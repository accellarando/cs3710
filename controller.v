==> flow/design.v <==
module controller (
	input clk, reset,
	input[15:0] instr,	 
	input[1:0] flag1, 
	input[2:0] flag2,
	output reg RFen, PSRen,	INSTRen,		 
	output reg[3:0] AluOp,					 
	output reg PCen, setZNL,				 
	output reg[1:0] PCm, 					 
	output reg MemW1en, MemW2en,			 
	output reg Movm, A1m, MAm,					 
	output reg[1:0] A2m, RWm 				 
	); 
	wire[3:0] op, opExt; 
	assign op		= instr[15:12];
	assign opExt	= instr[7:4];
	parameter SIZE = 16;
	parameter FETCH		= 4'd0;
	parameter DECODE	= 4'd1;
	parameter REX		= 4'd2;
	parameter IEX		= 4'd3;
	parameter LEX		= 4'd4;
	parameter JEX		= 4'd5;
	parameter SEX		= 4'd6;
	parameter BEX		= 4'd7;
	parameter RWB		= 4'd8;
	parameter IWB		= 4'd9;
	parameter LWB		= 4'd10;
	parameter JWB		= 4'd11;
	parameter SWB		= 4'd12;
	parameter BWB		= 4'd13;
	parameter EXT0		= 4'b0000;
	parameter ADD		= 4'b0101;
	parameter SUB		= 4'b1001;
	parameter CMP		= 4'b1011;
	parameter AND		= 4'b0001;
	parameter OR 		= 4'b0010;
	parameter XOR		= 4'b0011;
	parameter MOV		= 4'b1101;
	parameter LSH		= 4'b1000;
	parameter E_LSH	= 4'b0100;
	parameter E_LSHI	= 4'b000x;
	parameter LUI		= 4'b1111;
	parameter LJS		= 4'b0100;
	parameter E_LOAD	= 4'b0000;
	parameter E_STORE	= 4'b0100;
	parameter B			= 4'b1100;
	parameter E_J		= 4'b1100;
	parameter E_JAL		= 4'b1000;
	parameter ALU_AND			=	4'b0000;
	parameter ALU_OR			=	4'b0001;
	parameter ALU_XOR 		= 	4'b0010;
	parameter ALU_ADD 		= 	4'b0011;
	parameter ALU_SUB			=	4'b0100;
	parameter ALU_NOT 		= 	4'b0101;
	parameter ALU_SLL 		= 	4'b0110; 	 
	parameter ALU_SRL 		= 	4'b0111; 	 
	parameter EQ		= 4'b0000;
	parameter NE		= 4'b0001;
	parameter CS		= 4'b0010;
	parameter CC		= 4'b0011;
	parameter HI		= 4'b0100;
	parameter LS		= 4'b0101;
	parameter GT		= 4'b0110;
	parameter LE		= 4'b0111;
	parameter FS		= 4'b1000;
	parameter FC		= 4'b1001;
	parameter LO		= 4'b1010;
	parameter HS		= 4'b1011;
	parameter LT		= 4'b1100;
	parameter GE		= 4'b1101;
	parameter UC		= 4'b1110;
	parameter NJ		= 4'b1111; 
	wire carry, overFlow, low, zero, neg;
	assign carry		= flag1[0];
	assign overFlow	= flag1[1];
	assign low			= flag2[0];
	assign zero			= flag2[1];
	assign neg			= flag2[2];
	reg[3:0] state, nextState;
	always @(posedge clk)
		if (~reset)	state <= FETCH;
		else			state <= nextState;
	always @(*) begin
		case(state)
			FETCH: nextState <= DECODE;
			DECODE:	case(op)  
					EXT0:	nextState <= REX;
					ADD:	nextState <= IEX;
					SUB:	nextState <= IEX;
					CMP:	nextState <= IEX;
					AND:	nextState <= IEX;
					OR:	nextState <= IEX;
					XOR:	nextState <= IEX;
					MOV:	nextState <= IEX;
					LSH:	nextState <= opExt[2] ? REX : IEX;
					LUI:	nextState <= IEX;
					LJS: case(opExt)
						E_LOAD: nextState <= LEX;
						E_STORE: nextState <= SEX;
						default: nextState <= JEX;
					endcase
					B:		nextState <= BEX;
					default: nextState <= FETCH;  
				endcase
			REX:	nextState <= RWB;
			IEX:	nextState <= IWB;
			LEX:	nextState <= LWB;
			JEX:	nextState <= JWB;
			SEX:	nextState <= SWB;
			BEX:	nextState <= BWB;
			default: nextState <= FETCH;
		endcase
	end
	always @(*) begin
		INSTRen <= 1'b0;
		MAm <= 1'b1;
		RFen <= 1'b0; PSRen <= 1'b0;
		AluOp <= 4'b0000; 
		setZNL <= 1'b0;
		PCm <= 2'b0;  
		PCen <= 1'b0;
		MemW1en <= 1'b0; MemW2en <= 1'b0;
		Movm <= 1'b0;
		A1m <= 1'b0;
		A2m <= 2'b00; RWm <= 2'b00;
		case(state)
			FETCH: begin
				INSTRen <= 1'b1;
				MAm <= 1'b0;
			end
			DECODE: begin
				MAm <= 1'b0;
				INSTRen <= 1'b1;
			end
			REX: begin
				PSRen <= 1'b1;
				case(opExt)
					AND:  AluOp <= ALU_AND;
					OR:   AluOp <= ALU_OR;
					XOR:  AluOp <= ALU_XOR;
					ADD:  AluOp <= ALU_ADD;
					SUB:  AluOp <= ALU_SUB;
					E_LSH: AluOp <= ALU_SLL;  
					CMP: begin
						AluOp <= ALU_SUB;
						setZNL <= 1'b1;
					end
					default: AluOp <= ALU_AND;
				endcase
				RWm <= 2'd2;
				A2m <= 2'b0;
				A1m <= 1'b0;
				PCm <= 2'b0;
				Movm <= (opExt == MOV) ? 1'b0 : 1'b1;
			end
			IEX: begin
				PSRen <= 1'b1;
				case(op)
					AND:  AluOp <= ALU_AND;
					OR:   AluOp <= ALU_OR;
					XOR:  AluOp <= ALU_XOR;
					ADD:  AluOp <= ALU_ADD;
					SUB:  AluOp <= ALU_SUB;
					LSH:  AluOp <= ALU_SLL;
					CMP: begin
						AluOp <= ALU_SUB;
						setZNL <= 1'b1;
					end
					default: AluOp <= ALU_AND;
				endcase
				RWm <= (op == LUI) ? 2'd3 : 2'd2;
				A2m <= 2'd2;
				A1m <= 1'b0;
				PCm <= 2'b0;
				Movm <= (op == MOV) ? 1'b0: 1'b1;
			end
			LEX: begin
				RWm <= 2'b0;
				PCm <= 2'b0;
				MAm <= 1'b1;
			end
			SEX: begin
				MAm <= 1'b1;
			end
			JEX: begin
				case(instr[11:8])
					EQ: PCm <= zero ? 2'b1 : 2'b0;
					NE: PCm <= ~zero ? 2'b1 : 2'b0;
					GE: PCm <= (neg | zero) ? 2'b1 : 2'b0;
					CS: PCm <= carry ? 2'b1 : 2'b0;
					CC: PCm <= ~carry ? 2'b1 : 2'b0;
					HI: PCm <= low ? 2'b1 : 2'b0;
					LS: PCm <= ~low ? 2'b1 : 2'b0;
					LO: PCm <= (~low & ~zero) ? 2'b1 : 2'b0;
					HS: PCm <= (low & zero) ? 2'b1 : 2'b0;
					GT: PCm <= neg ? 2'b1 : 2'b0;
					LE: PCm <= ~neg ? 2'b1 : 2'b0;
					FS: PCm <= overFlow ? 2'b1 : 2'b0;
					FC: PCm <= ~overFlow ? 2'b1 : 2'b0;
					LT: PCm <= (~neg & ~zero) ? 2'b1 : 2'b0;
					UC: PCm <= 2'b1;
					default: PCm <= 2'b0;  
				endcase
				if(opExt == E_JAL) begin
					RWm <= 2'b1;
				end
			end
			BEX: begin
				case(instr[11:8])
					EQ: PCm <= zero ? 2'd2 : 2'b0;
					NE: PCm <= ~zero ? 2'd2 : 2'b0;
					GE: PCm <= (neg | zero) ? 2'd2 : 2'b0;
					CS: PCm <= carry ? 2'd2 : 2'b0;
					CC: PCm <= ~carry ? 2'd2 : 2'b0;
					HI: PCm <= low ? 2'd2 : 2'b0;
					LS: PCm <= ~low ? 2'd2 : 2'b0;
					LO: PCm <= (~low & ~zero) ? 2'd2 : 2'b0;
					HS: PCm <= (low & zero) ? 2'd2 : 2'b0;
					GT: PCm <= neg ? 2'd2 : 2'b0;
					LE: PCm <= ~neg ? 2'd2 : 2'b0;
					FS: PCm <= overFlow ? 2'd2 : 2'b0;
					FC: PCm <= ~overFlow ? 2'd2 : 2'b0;
					LT: PCm <= (~neg & ~zero) ? 2'd2 : 2'b0;
					UC: PCm <= 2'd2;
					default: PCm <= 2'd0;  
				endcase
				A1m <= 1'b1;
				A2m <= 2'd2;
				AluOp <= ALU_ADD;
				PCm <= 2'b10;
			end
			RWB: begin
				if(opExt != CMP)
					RFen <= 1'b1;
				PCen <= 1'b1;
				PSRen <= 1'b1;
				MAm <= 1'b0;
				case(opExt)
					AND:  AluOp <= ALU_AND;
					OR:   AluOp <= ALU_OR;
					XOR:  AluOp <= ALU_XOR;
					ADD:  AluOp <= ALU_ADD;
					SUB:  AluOp <= ALU_SUB;
					CMP: begin
						AluOp <= ALU_SUB;
						setZNL <= 1'b1;
					end
					LSH: AluOp <= ALU_SLL;  
					default: AluOp <= ALU_AND;
				endcase
				RWm <= 2'd2;
				A2m <= 2'b0;
				A1m <= 1'b0;
				PCm <= 2'b0;
				Movm <= (opExt == MOV) ? 1'b0 : 1'b1;
			end
			IWB: begin
				MAm <= 1'b0;
				PSRen <= 1'b1;
				if(op != CMP)
					RFen <= 1'b1;
				case(op)
					AND:  AluOp <= ALU_AND;
					OR:   AluOp <= ALU_OR;
					XOR:  AluOp <= ALU_XOR;
					ADD:  AluOp <= ALU_ADD;
					SUB:  AluOp <= ALU_SUB;
					LSH:  AluOp <= ALU_SLL;
					CMP: begin
						AluOp <= ALU_SUB;
						setZNL <= 1'b1;
					end
					default: AluOp <= ALU_AND;
				endcase
				RWm <= (op == LUI) ? 2'd3 : 2'd2;
				A2m <= 2'd2;
				A1m <= 1'b0;
				PCen <= 1'b1;
				Movm <= (op == MOV) ? 1'b0: 1'b1;
			end
			LWB: begin
				RFen <= 1'b1;
				PCen <= 1'b1;
				RWm <= 2'b0;
				PCm <= 2'b0;
				MAm <= 1'b1;
			end
			SWB: begin
				MemW1en <= 1'b1;
				PCen <= 1'b1;
				MAm <= 1'b1;
			end
			JWB: begin
				case(instr[11:8])
					EQ: PCm <= zero ? 2'b1 : 2'b0;
					NE: PCm <= ~zero ? 2'b1 : 2'b0;
					GE: PCm <= (neg | zero) ? 2'b1 : 2'b0;
					CS: PCm <= carry ? 2'b1 : 2'b0;
					CC: PCm <= ~carry ? 2'b1 : 2'b0;
					HI: PCm <= low ? 2'b1 : 2'b0;
					LS: PCm <= ~low ? 2'b1 : 2'b0;
					LO: PCm <= (~low & ~zero) ? 2'b1 : 2'b0;
					HS: PCm <= (low & zero) ? 2'b1 : 2'b0;
					GT: PCm <= neg ? 2'b1 : 2'b0;
					LE: PCm <= ~neg ? 2'b1 : 2'b0;
					FS: PCm <= overFlow ? 2'b1 : 2'b0;
					FC: PCm <= ~overFlow ? 2'b1 : 2'b0;
					LT: PCm <= (~neg & ~zero) ? 2'b1 : 2'b0;
					UC: PCm <= 2'b1;
					default: PCm <= 2'b0;  
				endcase
				if(opExt == E_JAL) begin
					RWm <= 2'b1;
				end
				PCen <= 1'b1;
				MAm <= 1'b0;
				if(opExt == E_JAL)
					RFen <= 1'b1;
			end
			BWB: begin
				PCen <= 1'b1;
				MAm <= 1'b0;
				case(instr[11:8])
					EQ: PCm <= zero ? 2'd2 : 2'b0;
					NE: PCm <= ~zero ? 2'd2 : 2'b0;
					GE: PCm <= (neg | zero) ? 2'd2 : 2'b0;
					CS: PCm <= carry ? 2'd2 : 2'b0;
					CC: PCm <= ~carry ? 2'd2 : 2'b0;
					HI: PCm <= low ? 2'd2 : 2'b0;
					LS: PCm <= ~low ? 2'd2 : 2'b0;
					LO: PCm <= (~low & ~zero) ? 2'd2 : 2'b0;
					HS: PCm <= (low & zero) ? 2'd2 : 2'b0;
					GT: PCm <= neg ? 2'd2 : 2'b0;
					LE: PCm <= ~neg ? 2'd2 : 2'b0;
					FS: PCm <= overFlow ? 2'd2 : 2'b0;
					FC: PCm <= ~overFlow ? 2'd2 : 2'b0;
					LT: PCm <= (~neg & ~zero) ? 2'd2 : 2'b0;
					UC: PCm <= 2'd2;
					default: PCm <= 2'd0;  
				endcase
				A1m <= 1'b1;
				A2m <= 2'd2;
				AluOp <= ALU_ADD;
			end
			default: PCen <= 1'b0;  
		endcase
	end
endmodule 
Reports on controller
The steps from the RTL of controller to its reports follow in flow order.
Line numbers count from 1 in the design file above.
Cell names lack the library's common part.
{ "setup": {"top": "controller", "clock": "clk", "cell_library": "sky130hd", "lib_corner": "tt_025C_1v80"} }

Elaborated design
Counts by Yosys on the flattened word-level netlist (proc, flatten, opt, wreduce; memories kept). Register bits leave out memories and registers merged into their read ports (data or address); mux counts leave out enables and synchronous resets folded into registers. Print and check cells are left out.
{ "op_classes": {"equal": 48, "n_mux": 59, "logic": 7, "reduce_and_logical": 16} }
{ "op_table": {"columns": ["op", "n"], "rows": [
  ["4-bit equality test (second input constant)", 23],
  ["4-bit by 3-bit equality test with 1-bit output (second input constant)", 12],
  ["3-bit case mux with 5-bit select", 3],
  ["4-bit by 2-bit equality test with 1-bit output (second input constant)", 8],
  ["4-bit case mux with 8-bit select", 1],
  ["2-bit case mux with 15-bit select", 1],
  ["2-bit two-way mux", 15],
  ["1-bit two-way mux", 30],
  ["4-bit case mux with 5-bit select", 1],
  ["4-bit zero test", 4],
  ["4-bit case mux with 4-bit select", 1],
  ["1-bit case mux with 15-bit select", 1],
  ["2-bit OR reduction", 7],
  ["4-bit by 1-bit equality test with 1-bit output (second input constant)", 3],
  ["6-bit OR reduction", 2],
  ["2-bit case mux with 3-bit select", 2],
  ["4-bit inequality test (second input constant)", 2],
  ["4-bit OR reduction", 2],
  ["8-bit OR reduction", 1],
  ["2-bit case mux with 2-bit select", 1],
  ["1-bit case mux with 4-bit select", 1],
  ["1-bit case mux with 2-bit select", 2],
  ["1-bit bitwise AND", 3],
  ["1-bit inverter", 3],
  ["1-bit OR", 1]
]} }
{ "bits": {"register_bits": 4, "inputBits": 23, "out_inout_bits": 20, "elab_cells": 131} }

Logic depth
Depth = most cells in a row (Yosys ltp): at word level without a register or memory, in the mapped netlist without a sequential cell, where the memories' decode and read muxes count.
{ "depth": {"word_depth": 5, "ABC_AREA": 0, "mapped_depth": 5, "mapped_depth_nobuf": 4} }

After synthesis
The flow's flattened synthesis, as Yosys stat reports it; memories are mapped. The netlist is that of the ABC_AREA named above (0 if unset); the other value can give another one.
Totals and module areas in this step are rounded.
{ "mapped": {"cells": 125, "area_um2": 950, "seqArea_um2": 280, "flip_flops": 14, "buf_cells": 9} }
{ "by_type": {"columns": ["cell_type", "n", "area_total_um2"], "rows": [
  ["dfxtp_1", 14, 280.269],
  ["nand2_1", 13, 48.797],
  ["and2_1", 7, 43.792],
  ["nor2_1", 11, 41.29],
  ["nor2b_1", 5, 31.28],
  ["xnor2_1", 3, 26.275],
  ["nand2b_1", 4, 25.024],
  ["o21ai_0", 5, 25.024],
  ["o22ai_1", 4, 25.024],
  ["buf_4", 3, 22.522],
  ["nor3b_1", 3, 22.522],
  ["a21oi_1", 4, 20.019],
  ["buf_2", 4, 20.019],
  ["nand3_1", 4, 20.019],
  ["nor3_1", 4, 20.019],
  ["a31oi_1", 3, 18.768],
  ["inv_1", 5, 18.768],
  ["nand4b_1", 2, 17.517]
]} }
Other cell types: 22; their cells: 27.

Path before layout
Path of least setup slack by OpenSTA after synthesis, without wires, with an ideal clock, recovery checks aside; 20% of the period is set as input and as output delay. Where synthesis merged equal registers, the netlist keeps one of their names.
{ "synth_path": {"kind": "input-to-output", "startpoint": "input instr[8]", "endpoint": "output PCm[0]", "clock_period_ns": 1.76, "in_delay_ns": 0.352, "out_delay_ns": 0.352, "launch_ns": 0.352, "t_arrival_ns": 1.240, "required_time_ns": 1.408, "path_slack_ns": 0.168, "delay_ns": 0.888, "stages": 4, "n_path_buf": 1, "synth_period_reached_ns": 1.592} }
"delay_ns" is the arrival time less input delay plus setup time.
A path that ends at an output port has no setup time.
"stages" counts driving pins, that of a launching flip-flop among them; a cell with two outputs on the path counts twice.
"synth_period_reached_ns" is the clock period less the worst setup slack; recovery checks do not enter. This is arithmetic on one report: input and output delays are still those of the set period (20% each).
The rows between start and end are the longest chain of elaborated cells between them; the timing report does not say that the signal goes this way. Where chains are equally long, one stands for them.
A line is the first line of the expression or statement that the cell stems from. Yosys adds cells for indexed reads and writes and turns some case tables into memories.
{ "synth_via": {"cell_sequence": "buf_2 > o41ai_2 > o221ai_2 > a31oi_1", "elab_chain_cells": 3, "cone_cells": 18, "cone_classes": "eq/ne: 14; mux: 3; reduce/logical: 1"} }
{ "synth_lines": {"columns": ["element", "line", "rtl"], "rows": [
  ["from (decl)", 3, "input[15:0] instr,"],
  ["4-bit equality test", 324, "case(instr[11:8])"],
  ["2-bit case mux with 15-bit select", 324, null],
  ["2-bit case mux with 3-bit select", 127, "case(state)"],
  ["to (decl)", 9, "output reg[1:0] PCm,"]
]} }

Wiki page: controller / flow data

module controller, platform sky130hd, 2 stored runs of the flow under differing settings, order arbitrary. Input and output delays are each 20% of the period that was set; the output load is 0.01 pF.

==> run A: settings <==
{ "period_ns": 2.41, "CORE_UTILIZATION": 37, "CORE_MARGIN": 6, "CELL_PAD_IN_SITES_GLOBAL_PLACEMENT": 2, "TNS_END_PERCENT": 30, "CTS_CLUSTER_SIZE": 95, "CTS_CLUSTER_DIAMETER": 270, "SLEW_MARGIN": 5, "CAP_MARGIN": 20 }
==> run A: results <==
did not finish, placement stopped with GPL-0301

==> run B: settings <==
{ "period_ns": 1.83, "CORE_UTILIZATION": 50, "SETUP_SLACK_MARGIN": 0.22, "PLACE_DENSITY_LB_ADDON": 0.07, "CORE_ASPECT_RATIO": 1.08, "CELL_PAD_IN_SITES_DETAIL_PLACEMENT": 0, "ABC_AREA": 0, "GPL_TIMING_DRIVEN": 1, "GPL_ROUTABILITY_DRIVEN": 0, "MAX_ROUTING_LAYER": "met5", "CAP_MARGIN": 20, "CORE_MARGIN": 2, "SLEW_MARGIN": 20 }
==> run B: results <==
did not finish, routing stopped with DPL-0038
