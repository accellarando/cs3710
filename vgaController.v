==> flow/design.v <==
module vgaControl(
	input clk, clr,
	output reg hSync, vSync, bright,
	output reg [9:0] hCount,
	output reg [9:0] vCount,
	output vgaClk);
	parameter HMAX = 800;  
	parameter VMAX = 521;
	parameter HFP  = 16;  
	parameter VFP  = 10;
	parameter HBP  = 48;
	parameter VBP  = 29;
	parameter HPW  = 96;  
	parameter VPW  = 2;
	reg [9:0] vCounter;
	reg [9:0] hCounter;
	reg isHorizontalOff;
	reg isVerticalOff;
	reg counter;
	reg enable;
	assign vgaClk = ~enable;
	always@(negedge clr, posedge clk) begin
		if(~clr) 
			counter <= 0;
		else begin
			counter <= ~counter;
			if(counter) begin
				enable <= 1;
				counter <= 0;
			end
			else
				enable <= 0;
		end
	end
	always@(negedge clr, posedge clk) begin
		if(clr==0) begin
			hCount <= 0;
			vCount <= 0;
			hCounter <= 0;
			vCounter <= 0;
			hSync <= 1;
			vSync <= 1;
		end
		else begin
			isHorizontalOff <= (hCounter < HPW + HFP) | (hCounter > HMAX - HBP);
			isVerticalOff <= (vCounter < VPW + VFP) | (vCounter > VMAX - VBP);
			bright <= ~isHorizontalOff & ~isVerticalOff;
			if(enable) begin
				hCounter <= hCounter + 1'b1;
				if(bright)
					hCount <= hCount + 1'b1;
				if(hCounter == HMAX) begin
					hCounter <= 0;
					hCount <= 0;
					hSync <= 0;
					vCounter <= vCounter + 1'b1;
					vCount   <= vCount + 1'b1;
				end
				else begin
					if(hCounter>HPW)
						hSync <= 1;
				end
				if(vCounter == VMAX) begin
					vCounter <= 0;
					vCount <= 0;
					vSync <= 0;
				end
				else begin
					if(vCounter > VPW) 
						if(!vSync)
							vSync <= 1;
				end
			end
		end
	end
endmodule
From RTL to reports: vgaControl
What the tools print for vgaControl, step after step.
Line numbers count from 1 in the design file above.
Operators carry their Yosys type and port widths (W data, S select, Z words).
{"block": "inputs", "top": "vgaControl", "clock_port": "clk", "lib": "sky130hd", "pvt_corner": "tt_025C_1v80"}

After elaboration
Counts by Yosys on the flattened word-level netlist (proc, flatten, opt, wreduce; memories kept). Register bits leave out memories and registers merged into their read ports (data or address). Print and check cells are left out. Cells with the same type and inputs are merged into one.
{"block": "op_classes", "multipliers": 0, "reduce_and_logical": 8, "addsub": 4, "logic": 7, "eq_ne": 2, "shifts": 0, "div": 0, "compare": 6, "mux": 13}
{"block": "op_table", "cell": "$mux W10", "n": 7}
{"block": "op_table", "cell": "$add A10 B1 Y10 const B", "n": 4}
{"block": "op_table", "cell": "$eq A10 B10 Y1 const B", "n": 2}
{"block": "op_table", "cell": "$gt A10 B10 Y1 const B", "n": 1}
{"block": "op_table", "cell": "$gt A10 B2 Y1 const B", "n": 1}
{"block": "op_table", "cell": "$lt A10 B4 Y1 const B", "n": 1}
{"block": "op_table", "cell": "$gt A10 B7 Y1 const B", "n": 1}
{"block": "op_table", "cell": "$lt A10 B7 Y1 const B", "n": 1}
{"block": "op_table", "cell": "$gt A10 B9 Y1 const B", "n": 1}
{"block": "op_table", "cell": "$reduce_and A2 Y1", "n": 4}
{"block": "op_table", "cell": "$reduce_bool A2 Y1", "n": 4}
{"block": "op_table", "cell": "$mux W1", "n": 6}
{"block": "op_table", "cell": "$not A1 Y1", "n": 4}
{"block": "op_table", "cell": "$or A1 B1 Y1", "n": 2}
{"block": "op_table", "cell": "$and A1 B1 Y1", "n": 1}
{"block": "word_totals", "latch_bits": 0, "memories": 0, "output_inout_bits": 24, "inputBits": 2, "clocked_rd_ports_x_width": 0, "word_cells": 51, "romBits": 0, "ff_bits": 47, "ramBits": 0}

Logic depth
Longest topological path by Yosys (ltp), each cell counted once; first at word level (registers and memories cut), then after technology mapping (sequential cells cut; the memories' decode and read muxes count).
{"block": "logic_depth", "ltp_word": 3, "abc_area": 1, "depth_mapped": 10, "ltp_nobuf": 9}

Synthesis result
Yosys stat after the flow's synthesis: flattened, memories mapped to cells. It holds for the ABC_AREA given above (unset counts as 0); a run with the other value may have another netlist.
The area totals of this step are shown rounded.
{"block": "synth_totals", "buf_cells": 7, "area_um2": 2690, "cells": 345, "ffs": 47}
{"block": "by_type", "cell": "sky130_fd_sc_hd__dfrtp_1", "n": 41, "type_area_um2": 1.03E+03}
{"block": "by_type", "cell": "sky130_fd_sc_hd__nand2_1", "n": 87, "type_area_um2": 326.563}
{"block": "by_type", "cell": "sky130_fd_sc_hd__nand3_1", "n": 35, "type_area_um2": 175.168}
{"block": "by_type", "cell": "sky130_fd_sc_hd__inv_1", "n": 46, "type_area_um2": 172.666}
{"block": "by_type", "cell": "sky130_fd_sc_hd__edfxtp_1", "n": 4, "type_area_um2": 120.115}
{"block": "by_type", "cell": "sky130_fd_sc_hd__nor2_1", "n": 31, "type_area_um2": 116.362}
{"block": "by_type", "cell": "sky130_fd_sc_hd__o21ai_2", "n": 13, "type_area_um2": 113.859}
{"block": "by_type", "cell": "sky130_fd_sc_hd__ha_1", "n": 7, "type_area_um2": 87.584}
{"block": "by_type", "cell": "sky130_fd_sc_hd__xor2_1", "n": 9, "type_area_um2": 78.826}
{"block": "by_type", "cell": "sky130_fd_sc_hd__nand4_1", "n": 10, "type_area_um2": 62.56}
{"block": "by_type", "cell": "sky130_fd_sc_hd__o21ai_0", "n": 11, "type_area_um2": 55.053}
{"block": "by_type", "cell": "sky130_fd_sc_hd__dfstp_2", "n": 2, "type_area_um2": 52.55}
{"block": "by_type", "cell": "sky130_fd_sc_hd__a21oi_1", "n": 9, "type_area_um2": 45.043}
{"block": "by_type", "cell": "sky130_fd_sc_hd__buf_6", "n": 3, "type_area_um2": 33.782}
{"block": "by_type", "cell": "sky130_fd_sc_hd__inv_2", "n": 8, "type_area_um2": 30.029}
{"block": "by_type", "cell": "sky130_fd_sc_hd__nor3_1", "n": 5, "type_area_um2": 25.024}
{"block": "by_type", "cell": "sky130_fd_sc_hd__buf_2", "n": 4, "type_area_um2": 20.019}
{"block": "by_type", "cell": "sky130_fd_sc_hd__o21ai_1", "n": 4, "type_area_um2": 20.019}
Other cell types: 13; their cells: 16.

Worst setup path after synthesis
OpenSTA on the mapped netlist: ideal clock, no wires. The path of least setup slack (recovery checks aside). Input and output delay are each 20% of the period. Register names are those of the netlist, which keeps one name where synthesis merged equal registers.
{"block": "synth_timing", "kind": "register to register", "startpoint": "register vCounter[1]", "endpoint": "register vCount[7]", "slack_ns": 1.910, "setup_time_ns": 0.118, "period_ns": 3.33, "t_arrival_ns": 1.302, "delay_ns": 1.420, "driving_pins": 11, "n_path_buf": 1, "synth_period_reached_ns": 1.42}
"delay_ns" = arrival - input delay + setup time.
"driving_pins" counts driving pins, that of a launching flip-flop among them; a cell with two outputs on the path counts twice.
"synth_period_reached_ns" is the clock period less the worst setup slack; recovery checks do not enter. This is arithmetic on one report: input and output delays are still those of the set period (20% each).
The rows between start and end are the longest chain of elaborated cells between them; the timing report does not say that the signal goes this way. Where chains are equally long, one stands for them.
A line is the first line of the expression or statement that the cell stems from. Yosys adds cells for indexed reads and writes and turns some case tables into memories.
At most two assigning lines are given for a register; there are more.
{"block": "synth_via", "cell_sequence": "sky130_fd_sc_hd__dfrtp_1 -> sky130_fd_sc_hd__inv_1 -> sky130_fd_sc_hd__ha_1 -> sky130_fd_sc_hd__inv_1 -> sky130_fd_sc_hd__nor2_1 -> sky130_fd_sc_hd__nand3_2 -> sky130_fd_sc_hd__nand2_2 -> sky130_fd_sc_hd__nand2_4 -> sky130_fd_sc_hd__buf_6 -> sky130_fd_sc_hd__nand2_1 -> sky130_fd_sc_hd__o21ai_2", "elab_chain_len": 3, "cone_cells": 4, "lines_between": 1}
{"block": "synth_lines", "item": "start, declared", "line_no": 15, "source": "reg [9:0] vCounter;"}
{"block": "synth_lines", "item": "start, assigned", "line_no": 40, "source": "vCounter <= 0;"}
{"block": "synth_lines", "item": "start, assigned", "line_no": 56, "source": "vCounter <= vCounter + 1'b1;"}
{"block": "synth_lines", "item": "$eq A10 B10 Y1", "line_no": 63, "source": "if(vCounter == VMAX) begin"}
{"block": "synth_lines", "item": "$reduce_bool A2 Y1"}
{"block": "synth_lines", "item": "$reduce_and A2 Y1"}
{"block": "synth_lines", "item": "end, assigned", "line_no": 57, "source": "vCount <= vCount + 1'b1;"}
{"block": "synth_lines", "item": "end, assigned", "line_no": 65, "source": "vCount <= 0;"}
{"block": "synth_lines", "item": "end, declared", "line_no": 5, "source": "output reg [9:0] vCount,"}

Path in the finished layout
From the final timing report of flow run A: the path of least setup slack in the routed layout; clock arrival at registers is part of the times.
{"block": "layout_timing", "kind": "register to output", "startpoint": "register hSync", "endpoint": "output port hSync", "driving_pins": 2, "t_arrival_ns": 1.37, "n_path_buf": 1, "slack_ns": 0.07, "output_delay_ns": 0.36, "period_ns": 1.8}
At most two assigning lines are given for a register; there are more.
{"block": "layout_via", "cell_sequence": "sky130_fd_sc_hd__dfstp_2 -> sky130_fd_sc_hd__clkdlybuf4s50_1", "elab_chain_len": 0, "cone_cells": 0, "lines_between": 0}
{"block": "layout_lines", "item": "start, declared", "line_no": 3, "source": "output reg hSync, vSync, bright,"}
{"block": "layout_lines", "item": "start, assigned", "line_no": 41, "source": "hSync <= 1;"}
{"block": "layout_lines", "item": "start, assigned", "line_no": 55, "source": "hSync <= 0;"}
{"block": "layout_lines", "item": "end, declared", "line_no": 3}

==> runs of vgaControl <==
Flow measurements of vgaControl on sky130hd: 2 stored runs with different settings, listed in no order. Input and output delays are each 20% of the period that was set; the output load is 0.01 pF.
"period_less_ws_ns" = clock period - worst setup slack. The figure is calculated, with input and output delays left at 20% of the set period.
"critical_path_time_ns" = time allowed to the worst setup path (clock period - input delay - output delay, where it has them) - its slack; a late launch clock adds to it, a late capture clock takes from it.
By "final_power_mw" is meant OpenSTA's value without simulated activity: inputs other than the clock are taken to toggle once in ten clock periods, and the tool carries that through the logic.
Measured values are rounded.

{"run": "flow run A", "settings": { "period_ns": 1.8, "CORE_UTILIZATION": 17, "PLACE_DENSITY_LB_ADDON": 0.24, "CORE_MARGIN": 5, "CELL_PAD_IN_SITES_GLOBAL_PLACEMENT": 3, "CELL_PAD_IN_SITES_DETAIL_PLACEMENT": 1, "ABC_AREA": 1, "GPL_TIMING_DRIVEN": 1, "CTS_CLUSTER_SIZE": 50, "MAX_ROUTING_LAYER": "met5", "CAP_MARGIN": 20, "SLEW_MARGIN": 20 }, "results": { "die_um2": 18400, "post_route_util_frac": 0.218, "total_negative_slack_ns": 0.000, "ws_setup_ns": 0.073, "final_power_mw": 2.55, "yosys.chip_area_um2": 2690, "period_less_ws_ns": 1.727, "critical_path_time_ns": 1.37, "worst_setup_path_type": "register to output" }}
{"run": "flow run B", "settings": { "period_ns": 3.05, "CORE_UTILIZATION": 32, "PLACE_DENSITY_LB_ADDON": 0.02, "CELL_PAD_IN_SITES_GLOBAL_PLACEMENT": 1, "CTS_CLUSTER_SIZE": 29, "CTS_CLUSTER_DIAMETER": 353, "MIN_ROUTING_LAYER": "met2", "CAP_MARGIN": 20, "CORE_MARGIN": 2, "SLEW_MARGIN": 20 }, "results": { "period_less_ws_ns": 2.481, "die_um2": 8190, "final_power_mw": 1.45, "critical_path_time_ns": 2.48, "worst_setup_path_type": "register to register", "ws_setup_ns": 0.569, "post_route_util_frac": 0.397, "yosys.chip_area_um2": 2390, "total_negative_slack_ns": 0.000 }}
